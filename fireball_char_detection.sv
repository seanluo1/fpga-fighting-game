==> flow/design.v <==
module fb_char_collision_detector( input       Clk, Reset, frame_clk,
                                input [9:0] CharX, CharY,
                                input [9:0] fb0_x, fb1_x, fb2_x, fb3_x, fb4_x, spikeyX, mushroomX,
                                            fb0_y, fb1_y, fb2_y, fb3_y, fb4_y, spikeyY, mushroomY,
										  input 		fired0, fired1, fired2, fired3, fired4, dropped,
                                output      shot, dis0, dis1, dis2, dis3, dis4, reset_spikey, collision, health   
                                );
logic shot_in, dis0_in, dis1_in, dis2_in, dis3_in, dis4_in, reset_spikey_in, collision_in, health_in;
logic [9:0] fb0_right, fb0_left, fb0_top, fb0_bottom,
				fb1_right, fb1_left, fb1_top, fb1_bottom,
				fb2_right, fb2_left, fb2_top, fb2_bottom,
				fb3_right, fb3_left, fb3_top, fb3_bottom,
				fb4_right, fb4_left, fb4_top, fb4_bottom;
logic [9:0] c_right, c_left, c_top, c_bottom, pipe_left, pipe_right, pipe_top, pipe_bottom, s_right, s_left, s_top, s_bottom,
					m_right, m_left, m_top, m_bottom;
assign c_right  = CharX + 10'd26;
assign c_left   = CharX - 10'd26;
assign c_top    = CharY - 10'd28;
assign c_bottom = CharY + 10'd28;
assign m_right  = mushroomX + 10'd13;
assign m_left   = mushroomX - 10'd13;
assign m_top    = mushroomY - 10'd13;
assign m_bottom = mushroomY + 10'd13;
assign s_right  = spikeyX + 10'd13;
assign s_left   = spikeyX - 10'd13;
assign s_top    = spikeyY - 10'd13;
assign s_bottom = spikeyY + 10'd13;
assign pipe_right  = 10'd320 + 10'd23;
assign pipe_left   = 10'd320 - 10'd23;
assign pipe_top    = 10'd386;
assign pipe_bottom = 10'd479;
assign fb0_right  = fb0_x + 10'd16;
assign fb0_left   = fb0_x - 10'd16;
assign fb0_top    = fb0_y - 10'd16;
assign fb0_bottom = fb0_y + 10'd16;
assign fb1_right  = fb1_x + 10'd16;
assign fb1_left   = fb1_x - 10'd16;
assign fb1_top    = fb1_y - 10'd16;
assign fb1_bottom = fb1_y + 10'd16;
assign fb2_right  = fb2_x + 10'd16;
assign fb2_left   = fb2_x - 10'd16;
assign fb2_top    = fb2_y - 10'd16;
assign fb2_bottom = fb2_y + 10'd16;
assign fb3_right  = fb3_x + 10'd16;
assign fb3_left   = fb3_x - 10'd16;
assign fb3_top    = fb3_y - 10'd16;
assign fb3_bottom = fb3_y + 10'd16;
assign fb4_right  = fb4_x + 10'd16;
assign fb4_left   = fb4_x - 10'd16;
assign fb4_top    = fb4_y - 10'd16;
assign fb4_bottom = fb4_y + 10'd16;
logic frame_clk_delayed, frame_clk_rising_edge;
always_ff @ (posedge Clk) begin
    frame_clk_delayed <= frame_clk;
    frame_clk_rising_edge <= (frame_clk == 1'b1) && (frame_clk_delayed == 1'b0);
end
always_ff @ (posedge Clk)
begin
    if (Reset)
    begin
        shot <= 1'b0;
        dis0 <= 1'b0;
        dis1 <= 1'b0;
        dis2 <= 1'b0;
        dis3 <= 1'b0;
        dis4 <= 1'b0;
		  reset_spikey <= 1'b0;
		  health       <= 1'b0;
		  collision    <= 1'b0;
    end
    else
    begin
        shot <= shot_in;
        dis0 <= dis0_in;
        dis1 <= dis1_in;
        dis2 <= dis2_in;
        dis3 <= dis3_in;
        dis4 <= dis4_in;
		  reset_spikey <= reset_spikey_in;
		  collision    <= collision_in;
		  health       <= health_in;
    end
end
always_comb
begin
    shot_in = shot;
    dis0_in = dis0;
    dis1_in = dis1;
    dis2_in = dis2;
    dis3_in = dis3;
    dis4_in = dis4;
	 reset_spikey_in = reset_spikey;
	 collision_in    = collision;
	 health_in = health;
    if(frame_clk_rising_edge)
    begin
        shot_in = 1'b0;
        dis0_in = 1'b0;
        dis1_in = 1'b0;
        dis2_in = 1'b0;
        dis3_in = 1'b0;
        dis4_in = 1'b0;
		  reset_spikey_in = 1'b0;
		  health_in = 1'b0;
		  collision_in = 1'b0;
        if(((fb0_right >= c_left) && (c_right >= fb0_left) && (fb0_bottom >= c_top) && (fb0_top <= c_bottom)) && !fired0)
        begin
            shot_in = 1'b1;
            dis0_in = 1'b1;
        end
        if(((fb1_right >= c_left) && (c_right >= fb1_left) && (fb1_bottom >= c_top) && (fb1_top <= c_bottom)) && !fired1)
        begin
            shot_in = 1'b1;
            dis1_in = 1'b1;
        end
        if(((fb2_right >= c_left) && (c_right >= fb2_left) && (fb2_bottom >= c_top) && (fb2_top <= c_bottom)) && !fired2)
        begin
            shot_in = 1'b1;
            dis2_in = 1'b1;
        end
        if(((fb3_right >= c_left) && (c_right >= fb3_left) && (fb3_bottom >= c_top) && (fb3_top <= c_bottom)) && !fired3)
        begin
            shot_in = 1'b1;
            dis3_in = 1'b1;
        end
        if(((fb4_right >= c_left) && (c_right >= fb4_left) && (fb4_bottom >= c_top) && (fb4_top <= c_bottom)) && !fired4)
        begin
            shot_in = 1'b1;
            dis4_in = 1'b1;
        end
		   if(((fb0_right >= pipe_left) && (pipe_right >= fb0_left) && (fb0_bottom >= pipe_top) && (fb0_top <= pipe_bottom)) && !fired0)
        begin
            dis0_in = 1'b1;
        end
        if(((fb1_right >= pipe_left) && (pipe_right >= fb1_left) && (fb1_bottom >= pipe_top) && (fb1_top <= pipe_bottom)) && !fired1)
        begin
            dis1_in = 1'b1;
        end
        if(((fb2_right >= pipe_left) && (pipe_right >= fb2_left) && (fb2_bottom >= pipe_top) && (fb2_top <= pipe_bottom)) && !fired2)
        begin
            dis2_in = 1'b1;
        end
        if(((fb3_right >= pipe_left) && (pipe_right >= fb3_left) && (fb3_bottom >= pipe_top) && (fb3_top <= pipe_bottom)) && !fired3)
        begin
            dis3_in = 1'b1;
        end
        if(((fb4_right >= pipe_left) && (pipe_right >= fb4_left) && (fb4_bottom >= pipe_top) && (fb4_top <= pipe_bottom)) && !fired4)
        begin
            dis4_in = 1'b1;
        end
		 if(((s_right >= c_left) && (c_right >= s_left) && (s_bottom >= c_top) && (s_top <= c_bottom)) && dropped)
       begin
            shot_in = 1'b1;
				reset_spikey_in = 1'b1;
       end
		 if(((m_right >= c_left) && (c_right >= m_left) && (m_bottom >= c_top) && (m_top <= c_bottom)))
       begin
            health_in = 1'b1;
				collision_in = 1'b1;
       end
    end                                                  
end                                                      
endmodule
## Step by step through the tools: fb_char_collision_detector

What the tools print for fb_char_collision_detector, step after step.
Line numbers count from 1 in the design file above.
Operators carry their Yosys type and port widths (W data, S select, Z words).
Cell names lack the library's common part.
The mark n/a stands for no value.

| design | value |
|---|---|
| design top | fb_char_collision_detector |
| clock | Clk |
| standard-cell library | sky130hd |
| library corner | tt_025C_1v80 |

## Word-level counts

Source: Yosys, flattened and elaborated, memories not mapped. Widths are those after wreduce; folded enables and synchronous resets count as part of the registers. Registers that Yosys merges into a memory's read port (data or address) are not register bits. Print and check cells do not count. Equal cells are merged and count once.

| cells by class | value |
|---|---|
| $add $sub $neg | 32 |
| order comparisons | 48 |
| mux-type cells | 17 |
| bitwise logic cells | 1 |
| reduce/logical cells | 53 |

Operators by type and width:

| kind | count |
|---|---|
| $ge A10 B10 Y1 | 21 |
| $add A10 B5 Y10 const B | 12 |
| $sub A10 B5 Y10 const B | 12 |
| $ge A10 B9 Y1 const B | 10 |
| $le A10 B10 Y1 | 7 |
| $le A10 B9 Y1 const B | 5 |
| $ge A9 B10 Y1 const A | 5 |
| $logic_and A1 B1 Y1 | 48 |
| $add A10 B4 Y10 const B | 4 |
| $sub A10 B4 Y10 const B | 4 |
| $mux W1 | 17 |
| $logic_not A1 Y1 | 5 |
| $not A1 Y1 | 1 |

| word-level totals | value |
|---|---|
| flip-flop bits (word level) | 10 |
| bits of input ports | 169 |
| output and inout bits | 9 |
| cells after elaboration | 161 |

## Longest topological paths

Longest topological path by Yosys (ltp), each cell counted once; first at word level (registers and memories cut), then after technology mapping (sequential cells cut; the memories' decode and read muxes count).

| logic depth | value |
|---|---|
| depth in word-level cells | 12 |
| ABC_AREA | 0 |
| gate-level depth with buffers | 16 |
| depth with buffers taken out | 15 |

## Netlist

The flow's flattened synthesis, as Yosys stat reports it; memories are mapped. The netlist is that of the ABC_AREA named above (0 if unset); the other value can give another one.
Totals and module areas in this step are rounded.

| synthesis totals | value |
|---|---|
| mapped cells | 1270 |
| chip area (Yosys) | 9830 um^2 |
| sequential part of the area | 200 um^2 |
| flip-flop cells | 10 |
| buffers | 34 |

Cells by type:

| type | count | area in all (um^2) |
|---|---|---|
| ha_1 | 300 | 3753.6 |
| xnor2_1 | 89 | 779.498 |
| xor2_1 | 77 | 674.397 |
| a21oi_1 | 79 | 395.379 |
| o21ai_0 | 63 | 315.302 |
| inv_1 | 83 | 311.549 |
| nor2_1 | 77 | 289.027 |
| nand2_1 | 75 | 281.52 |
| nand3_1 | 52 | 260.25 |
| nor3_1 | 47 | 235.226 |
| a21o_1 | 31 | 232.723 |
| dfxtp_1 | 10 | 200.192 |
| a211oi_1 | 25 | 187.68 |
| nand2b_1 | 24 | 150.144 |
| nand4_1 | 20 | 125.12 |
| a31oi_1 | 16 | 100.096 |
| clkbuf_1 | 26 | 97.594 |
| nor3b_1 | 12 | 90.086 |

Other cell types: 52; their cells: 164.

## Path before layout

Source: OpenSTA report_checks on the synthesized netlist (no wires, ideal clock, input and output delay 20% of the period each), path of least setup slack; recovery checks are left aside. Register names are those of the netlist, which keeps one name where synthesis merged equal registers.

| path post-synthesis | value |
|---|---|
| path kind | input -> register |
| from | in CharY[4] |
| to | reg shot |
| clock period | 4.32 ns |
| input delay | 0.864 ns |
| setup time | 0.074 ns |
| launch time at the first pin | 0.864 ns |
| arrival time | 3.519 ns |
| data required time | 4.246 ns |
| slack | 0.727 ns |
| delay of the path | 2.729 ns |
| driving pins on the path | 12 |
| buffers on the path | 1 |
| synthesis period reached | 3.593 ns |

"delay of the path" is the arrival time less input delay plus setup time.
"driving pins on the path" counts driving pins, that of a launching flip-flop among them; a cell with two outputs on the path counts twice.
"synthesis period reached" = period - worst setup slack (recovery checks aside). The figure is calculated, with input and output delays left at 20% of the set period.
The rows between start and end are the longest chain of elaborated cells between them; the timing report does not say that the signal goes this way. Where chains are equally long, one stands for them.
Each line given opens the expression or statement behind the cell; cells for indexed reads and writes are added by Yosys, which also makes memories of some case tables.

| between the ends, post-synthesis | value |
|---|---|
| cell sequence | clkbuf_1 nand3_1 nor3b_1 or3b_2 xor2_1 ha_1 inv_1 a221o_1 a2111oi_0 o211a_1 nor2b_1 a31oi_1 |
| length of the longest elaborated chain | 11 |
| elaborated cells between the ends (all ways) | 38 |
| source lines of those cells | 8 |
| those cells by class | add/sub: 2; compare: 12; mux: 6; reduce/logical: 18 |

RTL lines, path post-synthesis:

| item | RTL line | RTL |
|---|---|---|
| from (decl) | 2 | `input [9:0] CharX, CharY,` |
| $sub A10 B5 Y10 | 18 | `assign c_top    = CharY - 10'd28;` |
| $ge A10 B10 Y1 | 106 | `if(((fb0_right >= c_left) && (c_right >= fb0_left) && (fb0_bottom >= c_top) && (fb0_top <= c_bottom)) && !fire ...` |
| $logic_and A1 B1 Y1 (3 in a row) | 106 |  |
| $mux W1 | 106 |  |
| $mux W1 | 111 | `if(((fb1_right >= c_left) && (c_right >= fb1_left) && (fb1_bottom >= c_top) && (fb1_top <= c_bottom)) && !fire ...` |
| $mux W1 | 116 | `if(((fb2_right >= c_left) && (c_right >= fb2_left) && (fb2_bottom >= c_top) && (fb2_top <= c_bottom)) && !fire ...` |
| $mux W1 | 121 | `if(((fb3_right >= c_left) && (c_right >= fb3_left) && (fb3_bottom >= c_top) && (fb3_top <= c_bottom)) && !fire ...` |
| $mux W1 | 126 | `if(((fb4_right >= c_left) && (c_right >= fb4_left) && (fb4_bottom >= c_top) && (fb4_top <= c_bottom)) && !fire ...` |
| $mux W1 | 151 | `if(((s_right >= c_left) && (c_right >= s_left) && (s_bottom >= c_top) && (s_top <= c_bottom)) && dropped)` |
| to (assign) | 61 | `shot <= 1'b0;` |
| to (assign) | 73 | `shot <= shot_in;` |
| to (decl) | 6 | `output      shot, dis0, dis1, dis2, dis3, dis4, reset_spikey, collision, health` |

## Worst path after layout

From the final timing report of stored run 2: the path of least setup slack in the routed layout; clock arrival at registers is part of the times.

| path post-layout | value |
|---|---|
| path kind | input -> register |
| from | in CharY[2] |
| to | reg shot |
| clock period | 3.89 ns |
| input delay | 0.78 ns |
| setup time | 0.07 ns |
| launch time at the first pin | 0.78 ns |
| arrival time | 3.67 ns |
| data required time | 4.06 ns |
| slack | 0.39 ns |
| driving pins on the path | 12 |
| buffers on the path | 2 |

The rows between start and end are the longest chain of elaborated cells between them; the timing report does not say that the signal goes this way. Where chains are equally long, one stands for them.

| between the ends, post-layout | value |
|---|---|
| cell sequence | buf_8 ha_1 a2111oi_1 xnor2_1 buf_4 ha_1 o21ai_0 a221o_1 a2111oi_2 o211a_1 nor2b_1 a31oi_1 |
| length of the longest elaborated chain | 11 |
| elaborated cells between the ends (all ways) | 38 |
| source lines of those cells | 8 |
| those cells by class | add/sub: 2; compare: 12; mux: 6; reduce/logical: 18 |

RTL lines, path post-layout:

| item | RTL line | RTL |
|---|---|---|
| from (decl) | 2 | `input [9:0] CharX, CharY,` |
| $sub A10 B5 Y10 | 18 | `assign c_top    = CharY - 10'd28;` |
| $ge A10 B10 Y1 | 106 | `if(((fb0_right >= c_left) && (c_right >= fb0_left) && (fb0_bottom >= c_top) && (fb0_top <= c_bottom)) && !fire ...` |
| $logic_and A1 B1 Y1 (3 in a row) | 106 |  |
| $mux W1 | 106 |  |
| $mux W1 | 111 | `if(((fb1_right >= c_left) && (c_right >= fb1_left) && (fb1_bottom >= c_top) && (fb1_top <= c_bottom)) && !fire ...` |
| $mux W1 | 116 | `if(((fb2_right >= c_left) && (c_right >= fb2_left) && (fb2_bottom >= c_top) && (fb2_top <= c_bottom)) && !fire ...` |
| $mux W1 | 121 | `if(((fb3_right >= c_left) && (c_right >= fb3_left) && (fb3_bottom >= c_top) && (fb3_top <= c_bottom)) && !fire ...` |
| $mux W1 | 126 | `if(((fb4_right >= c_left) && (c_right >= fb4_left) && (fb4_bottom >= c_top) && (fb4_top <= c_bottom)) && !fire ...` |
| $mux W1 | 151 | `if(((s_right >= c_left) && (c_right >= s_left) && (s_bottom >= c_top) && (s_top <= c_bottom)) && dropped)` |
| to (assign) | 61 | `shot <= 1'b0;` |
| to (assign) | 73 | `shot <= shot_in;` |
| to (decl) | 6 | `output      shot, dis0, dis1, dis2, dis3, dis4, reset_spikey, collision, health` |

Ticket comment

Measured data: module fb_char_collision_detector, platform sky130hd, 2 stored runs of the flow under differing settings, order arbitrary. Input and output delays are each 20% of the period that was set; the output load is 0.01 pF.
"allowed time less slack (worst setup path)" is the time allowed to the run's worst setup path (the clock period less input and output delay, where it has them) less its slack. Clock arrival times count: a late capture clock shortens it, a late launch clock lengthens it.
By "total power of the final layout" is meant OpenSTA's value without simulated activity: inputs other than the clock are taken to toggle once in ten clock periods, and the tool carries that through the logic.
The measured numbers are rounded.
A setting shown as n/a is not set for that run.
Among the results, n/a means that no value is shown for the run.

| stored run | period_ns | CORE_UTILIZATION | PLACE_DENSITY_LB_ADDON | CORE_MARGIN | CELL_PAD_IN_SITES_GLOBAL_PLACEMENT | GPL_TIMING_DRIVEN | GPL_ROUTABILITY_DRIVEN | CTS_CLUSTER_DIAMETER | SLEW_MARGIN | CAP_MARGIN | SETUP_SLACK_MARGIN | HOLD_SLACK_MARGIN | TNS_END_PERCENT | chip area after synthesis (Yosys) (um^2) | die area (um^2) | standard-cell area of the final layout (um^2) | final design utilization (%) | worst setup slack after layout (ns) | worst hold slack (ns) | total power of the final layout (mW) | allowed time less slack (worst setup path) (ns) | critical path kind |
|---|---|---|---|---|---|---|---|---|---|---|---|---|---|---|---|---|---|---|---|---|---|---|
| stored run 1 | 5.54 | 45 | 0.02 | 7 | 3 | 1 | 0 | 21 | 20 | 20 | n/a | n/a | n/a | n/a | n/a | n/a | n/a | n/a | n/a | n/a | n/a | n/a |
| stored run 2 | 3.89 | 48 | n/a | 2 | n/a | 0 | n/a | n/a | 5 | 20 | 0.33 | 0.02 | 15 | 9830 | 21600 | 12600 | 62.6 | 0.391 | 0.392 | 2.07 | 2.72 | input -> register |

Stored run 1: stopped before the end: placement reported FLW-0024

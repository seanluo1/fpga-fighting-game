==> flow/design.v <==
module fireballv2(input Clk,                 
							 Reset,               
							 frame_clk,           
					input [9:0]   DrawX, DrawY,        
					input [9:0]   Char_X_Pos,		
					input [9:0]   Char_Y_Pos,				
					input         Char_direction,				 
               input         fire, reset, disappear,             		 
					output logic  is_fireball,              
               output        Ready_to_fire,             
					output [9:0]  fbx, fby
				 );
	 parameter [9:0] fireball_X_Center = 10'd320;   
    parameter [9:0] fireball_Y_Center = 10'd240;   
    parameter [9:0] fireball_X_Min = 10'd0;        
    parameter [9:0] fireball_X_Max = 10'd639;      
    parameter [9:0] fireball_X_step = 10'd4;       
    parameter [9:0] fireball_size = 10'd4;
	 logic [9:0] fireball_X_Pos, fireball_X_Motion, fireball_Y_Pos, fireball_Y_Motion;
    logic [9:0] fireball_X_Pos_in, fireball_X_Motion_in, fireball_Y_Pos_in, fireball_Y_Motion_in;
    logic Ready_to_fire_in;
	 assign fbx = fireball_X_Pos;
	 assign fby = fireball_Y_Pos;
    logic frame_clk_delayed, frame_clk_rising_edge;
    always_ff @ (posedge Clk) begin
        frame_clk_delayed <= frame_clk;
        frame_clk_rising_edge <= (frame_clk == 1'b1) && (frame_clk_delayed == 1'b0);
    end
    always_ff @ (posedge Clk)
    begin
        if (Reset)
        begin
            fireball_X_Pos <= Char_X_Pos;
            fireball_Y_Pos <= Char_Y_Pos;
            fireball_X_Motion <= 10'd0;
            fireball_Y_Motion <= 10'd0;
            Ready_to_fire <= 1'b1;  
        end
        else
        begin
            fireball_X_Pos <= fireball_X_Pos_in;
            fireball_Y_Pos <= fireball_Y_Pos_in;
            fireball_X_Motion <= fireball_X_Motion_in;
            fireball_Y_Motion <= 10'd0;
            Ready_to_fire <= Ready_to_fire_in;
        end
    end
always_comb
begin
	  fireball_X_Pos_in = fireball_X_Pos;
     fireball_Y_Pos_in = fireball_Y_Pos;
     fireball_X_Motion_in = fireball_X_Motion;
     fireball_Y_Motion_in = 10'd0;
     Ready_to_fire_in = Ready_to_fire;
	 if (frame_clk_rising_edge)
    begin
        fireball_X_Pos_in = fireball_X_Pos + fireball_X_Motion;
        fireball_Y_Pos_in = fireball_Y_Pos;
        fireball_X_Motion_in = fireball_X_Motion;
        fireball_Y_Motion_in = 10'd0;
		  Ready_to_fire_in = Ready_to_fire;
        if((fireball_X_Pos + 10'd16) > 10'd639)
        begin
            fireball_X_Pos_in = Char_X_Pos;                             
            fireball_X_Motion_in = 10'd0;
				Ready_to_fire_in = 1'b1;
        end
        else if(fireball_X_Pos < 10'd16)
        begin
            fireball_X_Pos_in = Char_X_Pos;                             
            fireball_X_Motion_in = 10'd0;
				Ready_to_fire_in = 1'b1;
        end
		  if(fire) 			 
        begin                      
				Ready_to_fire_in = 1'b0;
				if(Char_direction == 1'b1)
				begin
					 fireball_Y_Pos_in = Char_Y_Pos;
                fireball_X_Motion_in = 10'd8;
				end
			   else
				begin
					 fireball_Y_Pos_in = fireball_Y_Pos;
                fireball_X_Motion_in = (~10'd8) + 1'b1;
				end
        end 																							 
		  else if(Ready_to_fire)
		  begin
				fireball_X_Pos_in = Char_X_Pos;
				fireball_Y_Pos_in = Char_Y_Pos;
		  end
		  if((reset && (fireball_X_Pos != Char_X_Pos)) || disappear)
		  begin
				fireball_X_Motion_in = 10'd0;
				fireball_X_Pos_in = Char_X_Pos;
				fireball_Y_Pos_in = Char_Y_Pos;
				Ready_to_fire_in = 1'b1;
		  end
	 end 																								 
end																									 
int DistX, DistY, Size;
assign DistX = DrawX - fireball_X_Pos;
assign DistY = DrawY - fireball_Y_Pos;
assign Size = 10'd16;
always_comb
begin
    if ( ( DistX*DistX + DistY*DistY) <= (Size*Size) && Ready_to_fire == 1'b0 && reset == 1'b0)
	 begin
        is_fireball = 1'b1;
	 end
    else
        is_fireball = 1'b0;
end
endmodule
From RTL to reports: fireballv2

Tool output for the design above, in the order of the flow.
Lines are those of the file above, counted from 1.
Operators carry their Yosys type and port widths (W data, S select, Z words).
Library cell names are shortened.
The mark -- stands for no value.

Top module: fireballv2
Clock port: Clk
Library: sky130hd
Library corner: tt_025C_1v80

After elaboration

Counts by Yosys on the flattened word-level netlist (proc, flatten, opt, wreduce; memories kept). Register bits leave out memories and registers merged into their read ports (data or address). Print and check cells are left out. Cells with the same type and inputs are merged into one.

Bits in registers: 33
Bits in latches: 0
Memory bits (writable): 0
Memory bits (read-only): 0
Clocked read ports x word width: 0
Memory cells: 0
Input port bits: 47
Output and inout bits: 22
Cells after elaboration: 54

Add/sub/neg operators: 5
Multiply operators: 2
Div/mod/pow operators: 0
Magnitude comparators: 3
Equal/unequal tests: 2
Shifts and indexed selects: 0
Mux-type cells: 23
Bitwise operators: 3
Reductions and logical operators: 10

Operators with widths:

| cell                    | count |
| $mul A11 B11 Y22        | 2 |
| $mux W10                | 18 |
| $add A22 B22 Y23        | 1 |
| $le A23 B10 Y1 const B  | 1 |
| $sub A10 B10 Y11        | 2 |
| $add A10 B10 Y10        | 1 |
| $gt A10 B10 Y1 const B  | 1 |
| $ne A10 B10 Y1          | 1 |
| $add A10 B5 Y10 const B | 1 |
| $lt A10 B5 Y1 const B   | 1 |
| $reduce_bool A4 Y1      | 2 |
| $mux W1                 | 5 |
| $logic_and A1 B1 Y1     | 4 |
| $ne A4 B3 Y1 const B    | 1 |
| $not A1 Y1              | 3 |
| $reduce_and A3 Y1       | 1 |
| $reduce_and A2 Y1       | 1 |
| $reduce_bool A2 Y1      | 1 |
| $logic_or A1 B1 Y1      | 1 |

Depth

Yosys ltp: most cells in a row. Word level: on the elaborated netlist, between registers, memories and ports. Mapped: between sequential cells and ports; inverters and the memories' decode and read muxes count.

Depth in word-level cells: 8
ABC_AREA: 0
Depth in mapped cells: 34
Mapped depth without buffers: 34

Netlist

The flow's flattened synthesis, as Yosys stat reports it; memories are mapped. The netlist is that of the ABC_AREA named above (0 if unset); the other value can give another one.

Cell count: 1162
Chip area (Yosys): 10919.2 um2
Sequential area: 700.7 um2
Flip-flops: 25
Buffer cells: 13

Cell types:

| cell     | count | area in all (um2) |
| fa_1     | 251   | 5.02E+03 |
| ha_1     | 107   | 1.34E+03 |
| inv_1    | 327   | 1.23E+03 |
| edfxtp_1 | 20    | 600.576 |
| nor2_1   | 100   | 375.36 |
| xnor2_1  | 33    | 289.027 |
| nand2_1  | 75    | 281.52 |
| a21oi_1  | 30    | 150.144 |
| xor2_1   | 17    | 148.893 |
| nand2b_1 | 19    | 118.864 |
| dfxtp_1  | 5     | 100.096 |
| a21o_1   | 12    | 90.086 |
| o21ai_0  | 15    | 75.072 |
| nor2b_1  | 11    | 68.816 |
| mux2_1   | 6     | 67.565 |
| or2_2    | 10    | 62.56 |
| o21bai_1 | 6     | 45.043 |
| nand3_1  | 8     | 40.038 |

Not listed: further types 48, cells in them 110.

Timing after synthesis

Source: OpenSTA report_checks on the synthesized netlist (no wires, ideal clock, input and output delay 20% of the period each), path of least setup slack; recovery checks are left aside. Register names are those of the netlist, which keeps one name where synthesis merged equal registers.

Kind: input to output
Start: in DrawX[0]
End: out is_fireball
Clock period: 16.5 ns
Input delay: 3.300 ns
External output delay: 3.300 ns
Time at the first pin: 3.300 ns
Arrival time: 10.900 ns
Data required time: 13.200 ns
Setup slack: 2.300 ns
Path delay: 7.600 ns
Stages on the path: 31
Buffers on the path: 1
Period reached after synthesis: 14.2 ns

"path delay" is the arrival time less input delay plus setup time.
At an output port there is no setup time.
"stages on the path": output pins that drive a net of the path, with the launching flip-flop's if there is one; two outputs of one cell count as two.
"period reached after synthesis" is the clock period less the worst setup slack; recovery checks do not enter. This is arithmetic on one report: input and output delays are still those of the set period (20% each).
The rows between start and end are the longest chain of elaborated cells between them; the timing report does not say that the signal goes this way. Where chains are equally long, one stands for them.
A line is the first line of the expression or statement that the cell stems from. Yosys adds cells for indexed reads and writes and turns some case tables into memories.

Path through: inv_1 > ha_1 > fa_1 > nor2b_1 > o21ai_1 > nand2b_1 > a21o_1 > a21o_1 > a31oi_4 > o21a_2 > buf_4 > nand2_1 > fa_1 > fa_1 > inv_1 > fa_1 > inv_1 > fa_1 > fa_1 > fa_1 > inv_1 > fa_1 > ha_1 > inv_1 > a221oi_1 > o221ai_1 > a2111oi_2 > nand4_1 > nor4_1 > nand4_1 > o22ai_1
Length of the longest elaborated chain: 7
Elaborated cells on any way between the ends: 7
Source lines of those cells: 2
Classes of those cells: add/sub: 2; mul: 1; compare: 1; mux: 1; reduce/logical: 2

Ends and longest elaborated chain, after synthesis:

| item                             | line | text |
| start, declared                  | 4    | `input [9:0] DrawX, DrawY,` |
| $sub A10 B10 Y11                 | 103  | `assign DistX = DrawX - fireball_X_Pos;` |
| $mul A11 B11 Y22                 | 108  | `if ( ( DistX*DistX + DistY*DistY) <= (Size*Size) && Ready_to_fire == 1'b0 && reset == 1'b0)` |
| $add A22 B22 Y23                 | 108  |  |
| $le A23 B10 Y1                   | 108  |  |
| $logic_and A1 B1 Y1 (2 in a row) | 108  |  |
| $mux W1                          | 108  |  |
| end, declared                    | 9    | `output logic is_fireball,` |

Worst path after layout

Path of least setup slack in the final report of run 1 (OpenROAD, finished layout, wires in). Where an end is a register, its clock arrival counts in the times.

Kind: input to output
Start: in DrawY[0]
End: out is_fireball
Clock period: 8.38 ns
Input delay: 1.68 ns
External output delay: 1.68 ns
Time at the first pin: 1.68 ns
Arrival time: 9.61 ns
Data required time: 6.70 ns
Setup slack: -2.90 ns
Stages on the path: 35
Buffers on the path: 4

The rows between start and end are the longest chain of elaborated cells between them; the timing report does not say that the signal goes this way. Where chains are equally long, one stands for them.

Path through: dlygate4sd2_1 > inv_1 > ha_2 > fa_2 > nor2b_4 > o21ai_2 > a21boi_2 > o21ai_2 > a211oi_2 > o21ai_1 > nand2b_1 > buf_6 > clkinvlp_4 > buf_4 > nand2_1 > fa_1 > inv_1 > fa_1 > fa_1 > fa_2 > fa_1 > fa_1 > inv_1 > fa_1 > inv_1 > ha_4 > a21o_1 > a31oi_4 > o22ai_2 > a2111oi_4 > nand4_1 > nor4_4 > nand4_1 > o22ai_2 > buf_2
Length of the longest elaborated chain: 7
Elaborated cells on any way between the ends: 7
Source lines of those cells: 2
Classes of those cells: add/sub: 2; mul: 1; compare: 1; mux: 1; reduce/logical: 2

Ends and longest elaborated chain, after layout:

| item                             | line | text |
| start, declared                  | 4    | `input [9:0] DrawX, DrawY,` |
| $sub A10 B10 Y11                 | 104  | `assign DistY = DrawY - fireball_Y_Pos;` |
| $mul A11 B11 Y22                 | 108  | `if ( ( DistX*DistX + DistY*DistY) <= (Size*Size) && Ready_to_fire == 1'b0 && reset == 1'b0)` |
| $add A22 B22 Y23                 | 108  |  |
| $le A23 B10 Y1                   | 108  |  |
| $logic_and A1 B1 Y1 (2 in a row) | 108  |  |
| $mux W1                          | 108  |  |
| end, declared                    | 9    | `output logic is_fireball,` |

Data sheet: physical implementation of fireballv2

Record of 2 stored runs of the RTL-to-layout flow on fireballv2, platform sky130hd. The runs are unordered. Constraints: input delay and output delay 20% of the set period each, output load 0.01 pF.
By "clock period reached" is meant the clock period of the run minus its worst setup slack. This is arithmetic on one report: input and output delays are still those of the set period (20% each).
"time on the worst setup path" is the time allowed to the run's worst setup path (the clock period less input and output delay, where it has them) less its slack. Clock arrival times count: a late capture clock shortens it, a late launch clock lengthens it.
Settings: -- = not set for that run.

| setting or result                         | run 1           | run 2           |
| period_ns                                 | 8.38            | 11.5            |
| CORE_UTILIZATION                          | 58              | 32              |
| SETUP_SLACK_MARGIN                        | 2.43            | -0.89           |
| PLACE_DENSITY                             | 0.62            | --              |
| CELL_PAD_IN_SITES_GLOBAL_PLACEMENT        | 0               | --              |
| ABC_AREA                                  | 0               | --              |
| GPL_ROUTABILITY_DRIVEN                    | 0               | --              |
| SLEW_MARGIN                               | 30              | 20              |
| MIN_ROUTING_LAYER                         | met2            | met2            |
| MAX_ROUTING_LAYER                         | met4            | --              |
| CAP_MARGIN                                | 20              | 20              |
| CORE_MARGIN                               | 2               | 3               |
| PLACE_DENSITY_LB_ADDON                    | --              | 0.21            |
| CTS_CLUSTER_SIZE                          | --              | 92              |
| lowest setup slack (ns)                   | -2.904          | -1.432          |
| post-synthesis cell area (um2)            | 10919.2         | 10919.2         |
| standard-cell area after routing (um2)    | 14570.2         | 14138.6         |
| worst hold slack in the final report (ns) | 0.405           | 0.384           |
| utilization of the finished layout (%)    | 78.4            | 42.1            |
| final setup TNS (ns)                      | -2.904          | -1.432          |
| clock period reached (ns)                 | 11.284          | 12.932          |
| area inside the die boundary (um2)        | 19940.3         | 36374.1         |
| time on the worst setup path (ns)         | 7.93            | 8.33            |
| type of the worst setup path              | input to output | input to output |
